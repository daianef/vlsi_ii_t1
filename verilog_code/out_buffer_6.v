==> flow/design.v <==
module out_buffer_6(clk, rst, FLIT_out, VALID_out, FWDAUX1_out, BWDAUX1_in, BWDAUX2_in, BWDAUX3_in, write, data_in, full);
    input clk;
    wire clk;
    input rst;
    wire rst;
    output [66:0] FLIT_out;
    reg [66:0] FLIT_out;
    output VALID_out;
    reg VALID_out;
    output FWDAUX1_out;
    input BWDAUX1_in;
    wire BWDAUX1_in;
    input BWDAUX2_in;
    wire BWDAUX2_in;
    input BWDAUX3_in;
    wire BWDAUX3_in;
    input write;
    wire write;
    input [66:0] data_in;
    wire [66:0] data_in;
    output full;
    reg full;
    reg [3:0] elements;
    reg [66:0] buffer__next [5:0];
    reg [66:0] buffer__5;
    reg [66:0] buffer__4;
    reg [66:0] buffer__3;
    reg [66:0] buffer__2;
    reg [66:0] buffer__1;
    reg [66:0] buffer__0;
    reg [2:0] i__loop_71;
    reg [2:0] pointer_in;
    reg [2:0] pointer_out;
    reg [66:0] buffer__curr [5:0];
    always @(posedge clk or negedge rst)
        begin : elements_sequential
            if (rst == 0)
                elements <= 4'b0000;
            else
            begin
                if (!BWDAUX1_in && VALID_out && !write)
                    elements <= $unsigned($signed(elements) - 4'sb0001);
                else
                begin
                    if ((!VALID_out || BWDAUX1_in) && write)
                        elements <= 4'b0001 + elements;
                end
            end
        end
    always @(posedge clk or negedge rst)
        begin : buffers_sequential
            if (rst == 0)
            begin
                buffer__next[5] = buffer__5;
                buffer__next[4] = buffer__4;
                buffer__next[3] = buffer__3;
                buffer__next[2] = buffer__2;
                buffer__next[1] = buffer__1;
                buffer__next[0] = buffer__0;
                for (i__loop_71 = 3'b000 ; i__loop_71 < 3'b110 ; i__loop_71 = 3'b001 + i__loop_71)
                                buffer__next[i__loop_71] = 67'b0000000000000000000000000000000000000000000000000000000000000000000;
                buffer__0 <= buffer__next[0];
                buffer__1 <= buffer__next[1];
                buffer__2 <= buffer__next[2];
                buffer__3 <= buffer__next[3];
                buffer__4 <= buffer__next[4];
                buffer__5 <= buffer__next[5];
            end
            else
            begin
                buffer__next[5] = buffer__5;
                buffer__next[4] = buffer__4;
                buffer__next[3] = buffer__3;
                buffer__next[2] = buffer__2;
                buffer__next[1] = buffer__1;
                buffer__next[0] = buffer__0;
                if (write)
                    buffer__next[pointer_in] = data_in;
                buffer__0 <= buffer__next[0];
                buffer__1 <= buffer__next[1];
                buffer__2 <= buffer__next[2];
                buffer__3 <= buffer__next[3];
                buffer__4 <= buffer__next[4];
                buffer__5 <= buffer__next[5];
            end
        end
    always @(posedge clk or negedge rst)
        begin : sequential
            if (rst == 0)
            begin
                pointer_out <= 3'b000;
                pointer_in <= 3'b000;
            end
            else
            begin
                if (write)
                begin
                    if (pointer_in == 3'b101)
                        pointer_in <= 3'b000;
                    else
                        pointer_in <= 3'b001 + pointer_in;
                end
                if (!BWDAUX1_in && VALID_out)
                begin
                    if (pointer_out == 3'b101)
                        pointer_out <= 3'b000;
                    else
                        pointer_out <= 3'b001 + pointer_out;
                end
            end
        end
    always @(pointer_out or pointer_in or elements or buffer__0 or buffer__1 or buffer__2 or buffer__3 or buffer__4 or buffer__5)
        begin : combinational
            buffer__curr[5] = buffer__5;
            buffer__curr[4] = buffer__4;
            buffer__curr[3] = buffer__3;
            buffer__curr[2] = buffer__2;
            buffer__curr[1] = buffer__1;
            buffer__curr[0] = buffer__0;
            FLIT_out <= buffer__curr[pointer_out];
            if (elements != 4'b0000)
                VALID_out <= 1;
            else
                VALID_out <= 0;
            if (elements == 4'b0110)
                full <= 1;
            else
                full <= 0;
        end
endmodule
From RTL to reports: out_buffer_6
What the tools print for out_buffer_6, step after step.
Line numbers count from 1 in the design file above.
Operators: Yosys type, input widths -> output width; for muxes data width and select width s.
Library cell names are shortened.
The mark n/a stands for no value.
Inputs
  design top: out_buffer_6
  clock input: clk
  cell library: sky130hd
  library corner: tt_025C_1v80

Word-level counts
Yosys after proc, flatten, opt, wreduce and memory -nomap, before mapping. Print and check cells are not counted. Equal cells are merged and count once.
Bit counts
  bits in registers: 412
  bits of input ports: 73
  output and inout port bits: 70
  elaborated cells: 56
Operators by class
  add/subtract/negate cells: 4
  equal/unequal tests: 11
  muxes and demuxes: 15
  reductions and logical operators: 17
Operators by type and width (count)
  $mux 67: 8
  $pmux 67 s6: 1
  $reduce_and 2->1: 6
  $eq 3x2->1 const B: 4
  $eq 3x3->1 const B: 4
  $mux 4: 2
  $add 1x3->3 const A: 2
  $eq 3x1->1 const B: 2
  $logic_not 3->1: 2
  $mux 3: 2
  $add 1x4->4 const A: 1
  $sub 4x2->4 const B: 1
  $eq 4x3->1 const B: 1
  $reduce_bool 4->1: 1
  $logic_and 1x1->1: 3
  $logic_not 1->1: 3
  $reduce_bool 2->1: 1
  $mux 1: 2
  $logic_or 1x1->1: 1

Longest topological paths
Yosys ltp: most cells in a row. Word level: on the elaborated netlist, between registers, memories and ports. Mapped: between sequential cells and ports; inverters and the memories' decode and read muxes count.
Logic depth
  depth after elaboration: 7
  ABC_AREA: 0
  gate-level depth with buffers: 10
  depth with buffers taken out: 8

Synthesis result
Yosys stat after the flow's synthesis: flattened, memories mapped to cells. It holds for the ABC_AREA given above (unset counts as 0); a run with the other value may have another netlist.
Mapped netlist
  cell count: 1456
  chip area (Yosys): 19074.5 µm²
  sequential area: 10309.9 µm²
  flip-flops: 412
  buffer cells: 129
Cell types (count)
  dfrtp_1: 412
  mux2_2: 414
  a211oi_1: 67
  a32oi_1: 40
  mux2_1: 30
  a22oi_1: 40
  clkbuf_1: 77
  a21oi_1: 56
  mux2i_1: 28
  o32a_1: 27
  nor2b_1: 43
  a31oi_1: 40
  nand2_1: 58
  buf_2: 34
  o21ai_0: 28
  buf_4: 10
  ha_1: 6
  buf_1: 8
Not listed: further types 22, cells in them 38.

Worst setup path after synthesis
Source: OpenSTA report_checks on the synthesized netlist (no wires, ideal clock, input and output delay 20% of the period each), path of least setup slack; recovery checks are left aside. Register names are those of the netlist, which keeps one name where synthesis merged equal registers.
Timing path post-synthesis
  path type: reg-to-output
  from: register pointer_out[0]
  to: output FLIT_out[10]
  period: 3.58 ns
  launch time at the first pin: 0.000 ns
  arrival: 2.500 ns
  setup slack: 0.364 ns
  delay of the path: 2.500 ns
  stages on the path: 11
  synthesis period reached: 3.216 ns
"delay of the path" = arrival - input delay + setup time.
A path that ends at an output port has no setup time.
"stages on the path": output pins that drive a net of the path, with the launching flip-flop's if there is one; two outputs of one cell count as two.
"synthesis period reached" = period - worst setup slack (recovery checks aside). The figure is calculated, with input and output delays left at 20% of the set period.
The rows between start and end are the longest chain of elaborated cells between them; the timing report does not say that the signal goes this way. Where chains are equally long, one stands for them.
A line is the first line of the expression or statement that the cell stems from. Yosys adds cells for indexed reads and writes and turns some case tables into memories.
At most two assigning lines are given for a register; there are more.
Between the ends, post-synthesis
  cell sequence: dfrtp_1 buf_2 clkbuf_1 clkbuf_1 and2_1 ha_1 clkbuf_1 clkbuf_1 clkbuf_1 a211oi_1 a31oi_1
  length of the longest elaborated chain: 2
RTL lines, path post-synthesis
  from (decl): line 33  | reg [2:0] pointer_out;
  from (assign): line 91  | pointer_out <= 3'b000;
  from (assign): line 108  | pointer_out <= 3'b001 + pointer_out;
  $eq 3x3->1: line 120  | FLIT_out <= buffer__curr[pointer_out];
  $pmux 67 s6: line 120
  to (decl): line 6  | output [66:0] FLIT_out;

Timing after layout
From the final timing report of stored run 1: the path of least setup slack in the routed layout; clock arrival at registers is part of the times.
Timing path after layout
  path type: reg-to-output
  from: register pointer_out[2]
  to: output FLIT_out[35]
  period: 6.28 ns
  launch time at the first pin: 0.57 ns
  arrival: 3.98 ns
  setup slack: 1.04 ns
  stages on the path: 7
The rows between start and end are the longest chain of elaborated cells between them; the timing report does not say that the signal goes this way. Where chains are equally long, one stands for them.
At most two assigning lines are given for a register; there are more.
Between the ends, after layout
  cell sequence: dfrtp_4 buf_4 nor2_2 buf_4 o21ai_0 o32a_1 clkdlybuf4s50_1
  length of the longest elaborated chain: 2
RTL lines, path after layout
  from (decl): line 33  | reg [2:0] pointer_out;
  from (assign): line 91  | pointer_out <= 3'b000;
  from (assign): line 108  | pointer_out <= 3'b001 + pointer_out;
  $eq 3x3->1: line 120  | FLIT_out <= buffer__curr[pointer_out];
  $pmux 67 s6: line 120
  to (decl): line 6  | output [66:0] FLIT_out;

Subject: flow runs of out_buffer_6

Hi,

out_buffer_6 through Yosys and OpenROAD on sky130hd: 2 stored runs, unordered, with their settings and measured results. The constraints put input and output delay at 20% of the set period each and load the outputs with 0.01 pF.
"worst setup path time (ns)" is the time allowed to the run's worst setup path (the clock period less input and output delay, where it has them) less its slack. Clock arrival times count: a late capture clock shortens it, a late launch clock lengthens it.

Flow files of stored run 1
==> flow/run.sh <==
#!/bin/bash
# the make line also repeats the synthesis and layout settings of config.mk as NAME=value (left out here)
make -C /OpenROAD-flow-scripts/flow DESIGN_CONFIG=/design/flow/config.mk WORK_HOME=/design/flow/orfs CLKGATE_MAP_FILE= finish
==> flow/config.mk <==
export PLATFORM = sky130hd
export DESIGN_NAME = out_buffer_6
export DESIGN_NICKNAME = out_buffer_6
export VERILOG_FILES = /design/flow/design.v
export SDC_FILE = /design/flow/constraint.sdc
export NUM_CORES = 4
export LEC_CHECK = 0
export CAP_MARGIN = 20
export CORE_MARGIN = 2
export CORE_UTILIZATION = 40
export SLEW_MARGIN = 20
==> flow/constraint.sdc <==
create_clock -name core_clock -period 6.28 [get_ports {clk}]
set_input_delay 1.2560 -clock core_clock [delete_from_list [all_inputs] [get_ports {clk}]]
set_output_delay 1.2560 -clock core_clock [all_outputs]
set_load 0.01 [all_outputs]

report of stored run 1
yosys chip area after synthesis (um^2): 19074.5
finish__design__die__area: 49448.4
finish__design__instance__utilization: 0.4762
finish__timing__setup__ws: 1.043
finish__timing__setup__tns: 0.000
finish__timing__hold__ws: 0.489
worst setup path time (ns): 3.98
worst setup path kind: reg-to-output

Flow files of stored run 2
==> flow/run.sh <==
#!/bin/bash
# the make line also repeats the synthesis and layout settings of config.mk as NAME=value (left out here)
make -C /OpenROAD-flow-scripts/flow DESIGN_CONFIG=/design/flow/config.mk WORK_HOME=/design/flow/orfs CLKGATE_MAP_FILE= finish
==> flow/config.mk <==
export PLATFORM = sky130hd
export DESIGN_NAME = out_buffer_6
export DESIGN_NICKNAME = out_buffer_6
export VERILOG_FILES = /design/flow/design.v
export SDC_FILE = /design/flow/constraint.sdc
export NUM_CORES = 4
export LEC_CHECK = 0
export ABC_AREA = 0
export CAP_MARGIN = 10
export CELL_PAD_IN_SITES_GLOBAL_PLACEMENT = 1
export CORE_ASPECT_RATIO = 0.71
export CORE_MARGIN = 2
export CORE_UTILIZATION = 57
export GPL_TIMING_DRIVEN = 0
export HOLD_SLACK_MARGIN = 0.13
export MAX_ROUTING_LAYER = met5
export PLACE_DENSITY_LB_ADDON = 0.18
export SETUP_SLACK_MARGIN = 0.0
export SLEW_MARGIN = 20
export TNS_END_PERCENT = 25
==> flow/constraint.sdc <==
create_clock -name core_clock -period 2.87 [get_ports {clk}]
set_input_delay 0.5740 -clock core_clock [delete_from_list [all_inputs] [get_ports {clk}]]
set_output_delay 0.5740 -clock core_clock [all_outputs]
set_load 0.01 [all_outputs]

report of stored run 2
yosys chip area after synthesis (um^2): 19074.5
finish__design__die__area: 34964.8
finish__design__instance__utilization: 0.7222
finish__timing__setup__ws: -0.451
finish__timing__setup__tns: -26.147
finish__timing__hold__ws: 0.315
worst setup path time (ns): 2.75
worst setup path kind: reg-to-output

Regards
